==> flow/design.v <==
module fsmDelayCounter(
    input clk,
    input [31:0] len,
    output reg dn
    );
    reg [31:0] cnt;
    always@(posedge clk)
    begin
        if (cnt == len)
        begin 
            dn <= 1;
            cnt <= 0;
        end
        else
        begin
            cnt <= cnt + 1;
            dn <= 0;
        end
    end
endmodule
module halfStepTop(  
    input clk,
    input run,
    input flip,
    output reg [3:0] stepOut,
    output reg [2:0] state
    );
    localparam step1 = 0,
                step2 = 1,
                step3 = 2,
                step4 = 3,
                step5 = 4,
                step6 = 5,
                step7 = 6,
                step8 = 7;
    wire dn;
    localparam delayCnt = 500000;
    fsmDelayCounter counter(.clk(clk), .dn(dn), .len(delayCnt));
    always@(posedge clk)
        begin
            case(state)
            step1:
                begin
                    if(run && dn && flip)
                    begin
                        state <= step8;
                    end
                    else if(run && dn && ~flip)
                    begin
                        state <= step2;
                    end
                end
            step2:
                begin
                    if(run && dn && flip)
                    begin
                        state <= step1;
                    end
                    else if(run && dn && ~flip)
                    begin
                        state <= step3;
                    end
                end
            step3:
                begin
                    if(run && dn && flip)
                    begin
                        state <= step2;
                    end
                    else if(run && dn && ~flip)
                    begin
                        state <= step4;
                    end
                end
            step4:
                begin
                    if(run && dn && flip)
                    begin
                        state <= step3;
                    end
                    else if(run && dn && ~flip)
                    begin
                        state <= step5;
                    end
                end
            step5:
                begin
                    if(run && dn && flip)
                    begin
                        state <= step4;
                    end
                    else if(run && dn && ~flip)
                    begin
                        state <= step6;
                    end
                end
            step6:
                begin
                    if(run && dn && flip)
                    begin
                        state <= step5;
                    end
                    else if(run && dn && ~flip)
                    begin
                        state <= step7;
                    end
                end
            step7:
                begin
                    if(run && dn && flip)
                    begin
                        state <= step6;
                    end
                    else if(run && dn && ~flip)
                    begin
                        state <= step8;
                    end
                end
            step8:
                begin
                    if(run && dn && flip)
                    begin
                        state <= step7;
                    end
                    else if(run && dn && ~flip)
                    begin
                        state <= step1;
                    end
                end
            endcase
        end
    always@(state)
        begin
            case(state)
                step1: stepOut = 4'b0101;
                step2: stepOut = 4'b0111;
                step3: stepOut = 4'b0110;
                step4: stepOut = 4'b1110;
                step5: stepOut = 4'b1010;
                step6: stepOut = 4'b1011;
                step7: stepOut = 4'b1001;
                step8: stepOut = 4'b1101;
            endcase
        end
endmodule
======== From RTL to reports: halfStepTop ========
The steps from the RTL of halfStepTop to its reports follow in flow order.
Lines are those of the file above, counted from 1.
Cell names lack the library's common part.
Not given: --
inputs
  top module .............................. halfStepTop
  clock ................................... clk
  library ................................. sky130hd
  library corner .......................... tt_025C_1v80

======== After elaboration ========
Yosys after proc, flatten, opt, wreduce and memory -nomap, before mapping. Print and check cells are not counted. Equal cells are merged and count once.
Yosys's memory passes give these memory sizes; they may raise the number of words (mostly to a power of two), join words into wider ones and drop unused or constant bits.
bit counts
  ROM bits ................................ 32
  output and inout bits ................... 7
  input port bits ......................... 3
  register bits after elaboration ......... 36
  memories kept ........................... 1
  word-level cells ........................ 47
  word width x clocked read ports ......... 4
memory list
  name             depth  width  rd ports  write ports  RTL line  text
  (no name shown)  8      4      1         0            134       case(state)
operators by class
  bitwise gates (word level) .............. 1
  $add $sub $neg .......................... 1
  multiplexer cells ....................... 19
  reduce/logical cells .................... 6
  equal/unequal tests ..................... 16
operators by type and width
  kind                                            number
  two-way mux 3 bit                               17
  adder 32 x 1 -> 32 bit with constant B          1
  equality test 32 x 19 -> 1 bit with constant B  1
  inequality test 3 bit with constant B           8
  case mux 3 bit (select 8 bit)                   1
  equality test 3 bit with constant B             4
  AND reduction 9 bit                             1
  nonzero test 8 bit                              1
  equality test 3 x 2 -> 1 bit with constant B    2
  logical AND 1 bit                               3
  equality test 3 x 1 -> 1 bit with constant B    1
  zero test 3 bit                                 1
  NOT 1 bit                                       1
  two-way mux 1 bit                               1

======== Logic depth ========
Longest topological path by Yosys (ltp), each cell counted once; first at word level (registers and memories cut), then after technology mapping (sequential cells cut; the memories' decode and read muxes count).
logic depth
  word-level depth ........................ 6
  ABC_AREA ................................ 0
  gate-level depth with buffers ........... 6
  gate-level depth less buffers ........... 6

======== Mapped cells and area ========
Yosys stat after the flow's synthesis: flattened, memories mapped to cells. It holds for the ABC_AREA given above (unset counts as 0); a run with the other value may have another netlist.
mapped netlist
  sequential area ......................... 830.8 um^2
  buffer cells ............................ 7
  mapped area ............................. 1851.8 um^2
  flip-flops .............................. 40
  cells in the netlist .................... 195
cell types
  type      number  total area (um^2)
  dfxtp_1   37      740.71
  xnor2_1   22      192.685
  edfxtp_1  3       90.086
  nand4_1   12      75.072
  nand3_1   14      70.067
  nor2_1    14      52.55
  xor2_1    6       52.55
  and3_1    8       50.048
  nand2_1   13      48.797
  nor4_1    7       43.792
  and4_1    4       35.034
  a21oi_1   6       30.029
  mux2i_1   3       30.029
  nor4b_1   3       26.275
  ha_1      2       25.024
  inv_1     6       22.522
  mux2_2    2       22.522
  o31ai_1   3       22.522
Not listed: further types 21, cells in them 30.
The figures by module come from a second, unflattened synthesis with its own total; it is not the netlist above.
unflattened totals
  cells (unflattened synthesis) ........... 257
  area total of the unflattened synthesis .. 2413.6 um^2
Rows give one instance, submodules left out.
modules
  module           area (um^2)  cells  instances  sequential area (um^2)
  fsmDelayCounter  2028.2       218    1          660.6
  halfStepTop      385.4        39     1          170.2

======== Path before layout ========
OpenSTA on the mapped netlist: ideal clock, no wires. The path of least setup slack (recovery checks aside). Input and output delay are each 20% of the period. Register names are those of the netlist, which keeps one name where synthesis merged equal registers.
timing after synthesis
  path type ............................... flip-flop to flip-flop
  start ................................... reg counter.cnt[0]
  end ..................................... reg counter.cnt[30]
  slack ................................... 0.801 ns
  arrival ................................. 1.770 ns
  data required time ...................... 2.571 ns
  launch time at the first pin ............ 0.000 ns
  delay of the path ....................... 1.889 ns
  stages on the path ...................... 7
  clock period ............................ 2.69 ns
  buffers on the path ..................... 1
  setup time .............................. 0.119 ns
  synthesis period reached ................ 1.889 ns
"delay of the path" = arrival - input delay + setup time.
"stages on the path": output pins that drive a net of the path, with the launching flip-flop's if there is one; two outputs of one cell count as two.
"synthesis period reached" is the clock period less the worst setup slack; recovery checks do not enter. This is arithmetic on one report: input and output delays are still those of the set period (20% each).
The rows between start and end are the longest chain of elaborated cells between them; the timing report does not say that the signal goes this way. Where chains are equally long, one stands for them.
Each line given opens the expression or statement behind the cell; cells for indexed reads and writes are added by Yosys, which also makes memories of some case tables.
on the way, after synthesis
  path through ............................ dfxtp_1 > ha_1 > nand4_2 > or2_1 > buf_6 > or4_4 > xnor2_2
  length of the longest elaborated chain .. 1
  elaborated cells between the ends (all ways) .. 2
  source lines of those cells ............. 2
  those cells by class .................... add/sub (1); eq/ne (1)
ends and longest elaborated chain, after synthesis
  item                    RTL line  text
  from (decl)             6         reg [31:0] cnt;
  from (assign)           12        cnt <= 0;
  from (assign)           16        cnt <= cnt + 1;
  adder 32 x 1 -> 32 bit  16
  to (assign)             12
  to (assign)             16
  to (decl)               6

======== Path in the finished layout ========
From the final timing report of run 1: the path of least setup slack in the routed layout; clock arrival at registers is part of the times.
timing post-layout
  path type ............................... flip-flop to flip-flop
  start ................................... reg counter.cnt[1]
  end ..................................... reg counter.cnt[30]
  launch time at the first pin ............ 0.30 ns
  setup time .............................. 0.10 ns
  stages on the path ...................... 6
  buffers on the path ..................... 0
  clock period ............................ 1.39 ns
  arrival ................................. 1.77 ns
  data required time ...................... 1.60 ns
  slack ................................... -0.17 ns
The rows between start and end are the longest chain of elaborated cells between them; the timing report does not say that the signal goes this way. Where chains are equally long, one stands for them.
on the way, post-layout
  path through ............................ dfxtp_4 > ha_4 > nand4_4 > or2_4 > or4_4 > xnor2_2
  length of the longest elaborated chain .. 1
  elaborated cells between the ends (all ways) .. 2
  source lines of those cells ............. 2
  those cells by class .................... add/sub (1); eq/ne (1)
ends and longest elaborated chain, post-layout
  item                    RTL line  text
  from (decl)             6         reg [31:0] cnt;
  from (assign)           12        cnt <= 0;
  from (assign)           16        cnt <= cnt + 1;
  adder 32 x 1 -> 32 bit  16
  to (assign)             12
  to (assign)             16
  to (decl)               6

Flow measurements of halfStepTop on sky130hd: 2 stored runs with different settings, listed in no order. Input and output delays are each 20% of the period that was set; the output load is 0.01 pF.
By "achieved clock period (ns)" is meant the clock period of the run minus its worst setup slack. This is arithmetic on one report: input and output delays are still those of the set period (20% each).
"worst setup path time (ns)" = time allowed to the worst setup path (clock period - input delay - output delay, where it has them) - its slack; a late launch clock adds to it, a late capture clock takes from it.
"finish__power__total": no workload was simulated; the value follows from the tool's default switching activity.

Flow files of run 1
==> flow/run.sh <==
#!/bin/bash
# the make line also repeats the synthesis and layout settings of config.mk as NAME=value (left out here)
make -C /OpenROAD-flow-scripts/flow DESIGN_CONFIG=/design/flow/config.mk WORK_HOME=/design/flow/orfs CLKGATE_MAP_FILE= finish
==> flow/config.mk <==
export PLATFORM = sky130hd
export DESIGN_NAME = halfStepTop
export DESIGN_NICKNAME = halfStepTop
export VERILOG_FILES = /design/flow/design.v
export SDC_FILE = /design/flow/constraint.sdc
export NUM_CORES = 4
export LEC_CHECK = 0
export CAP_MARGIN = 20
export CORE_MARGIN = 2
export CORE_UTILIZATION = 40
export SLEW_MARGIN = 20
==> flow/constraint.sdc <==
create_clock -name core_clock -period 1.39 [get_ports {clk}]
set_input_delay 0.2780 -clock core_clock [delete_from_list [all_inputs] [get_ports {clk}]]
set_output_delay 0.2780 -clock core_clock [all_outputs]
set_load 0.01 [all_outputs]

report of run 1
yosys chip area after synthesis (um^2): 1851.8
finish__design__die__area: 5189.8
finish__design__instance__area__stdcell: 2783.9
finish__design__instance__utilization: 0.6307
finish__timing__setup__ws: -0.169
finish__timing__setup__tns: -1.156
finish__timing__hold__ws: 0.453
finish__power__total: 1.941e-03
achieved clock period (ns): 1.559
worst setup path time (ns): 1.56
worst setup path kind: flip-flop to flip-flop

Flow files of run 2
==> flow/run.sh <==
#!/bin/bash
# the make line also repeats the synthesis and layout settings of config.mk as NAME=value (left out here)
make -C /OpenROAD-flow-scripts/flow DESIGN_CONFIG=/design/flow/config.mk WORK_HOME=/design/flow/orfs CLKGATE_MAP_FILE= finish
==> flow/config.mk <==
export PLATFORM = sky130hd
export DESIGN_NAME = halfStepTop
export DESIGN_NICKNAME = halfStepTop
export VERILOG_FILES = /design/flow/design.v
export SDC_FILE = /design/flow/constraint.sdc
export NUM_CORES = 4
export LEC_CHECK = 0
export ABC_AREA = 0
export CAP_MARGIN = 5
export CELL_PAD_IN_SITES_DETAIL_PLACEMENT = 1
export CORE_MARGIN = 2
export CORE_UTILIZATION = 27
export MAX_ROUTING_LAYER = met5
export PLACE_DENSITY_LB_ADDON = 0.05
export SETUP_SLACK_MARGIN = 0.1
export SLEW_MARGIN = 20
==> flow/constraint.sdc <==
create_clock -name core_clock -period 1.64 [get_ports {clk}]
set_input_delay 0.3280 -clock core_clock [delete_from_list [all_inputs] [get_ports {clk}]]
set_output_delay 0.3280 -clock core_clock [all_outputs]
set_load 0.01 [all_outputs]

report of run 2
yosys chip area after synthesis (um^2): 1851.8
finish__design__die__area: 7536.8
finish__design__instance__area__stdcell: 2601.2
finish__design__instance__utilization: 0.3872
finish__timing__setup__ws: 0.054
finish__timing__setup__tns: 0.000
finish__timing__hold__ws: 0.458
finish__power__total: 1.670e-03
achieved clock period (ns): 1.586
worst setup path time (ns): 1.59
worst setup path kind: flip-flop to flip-flop
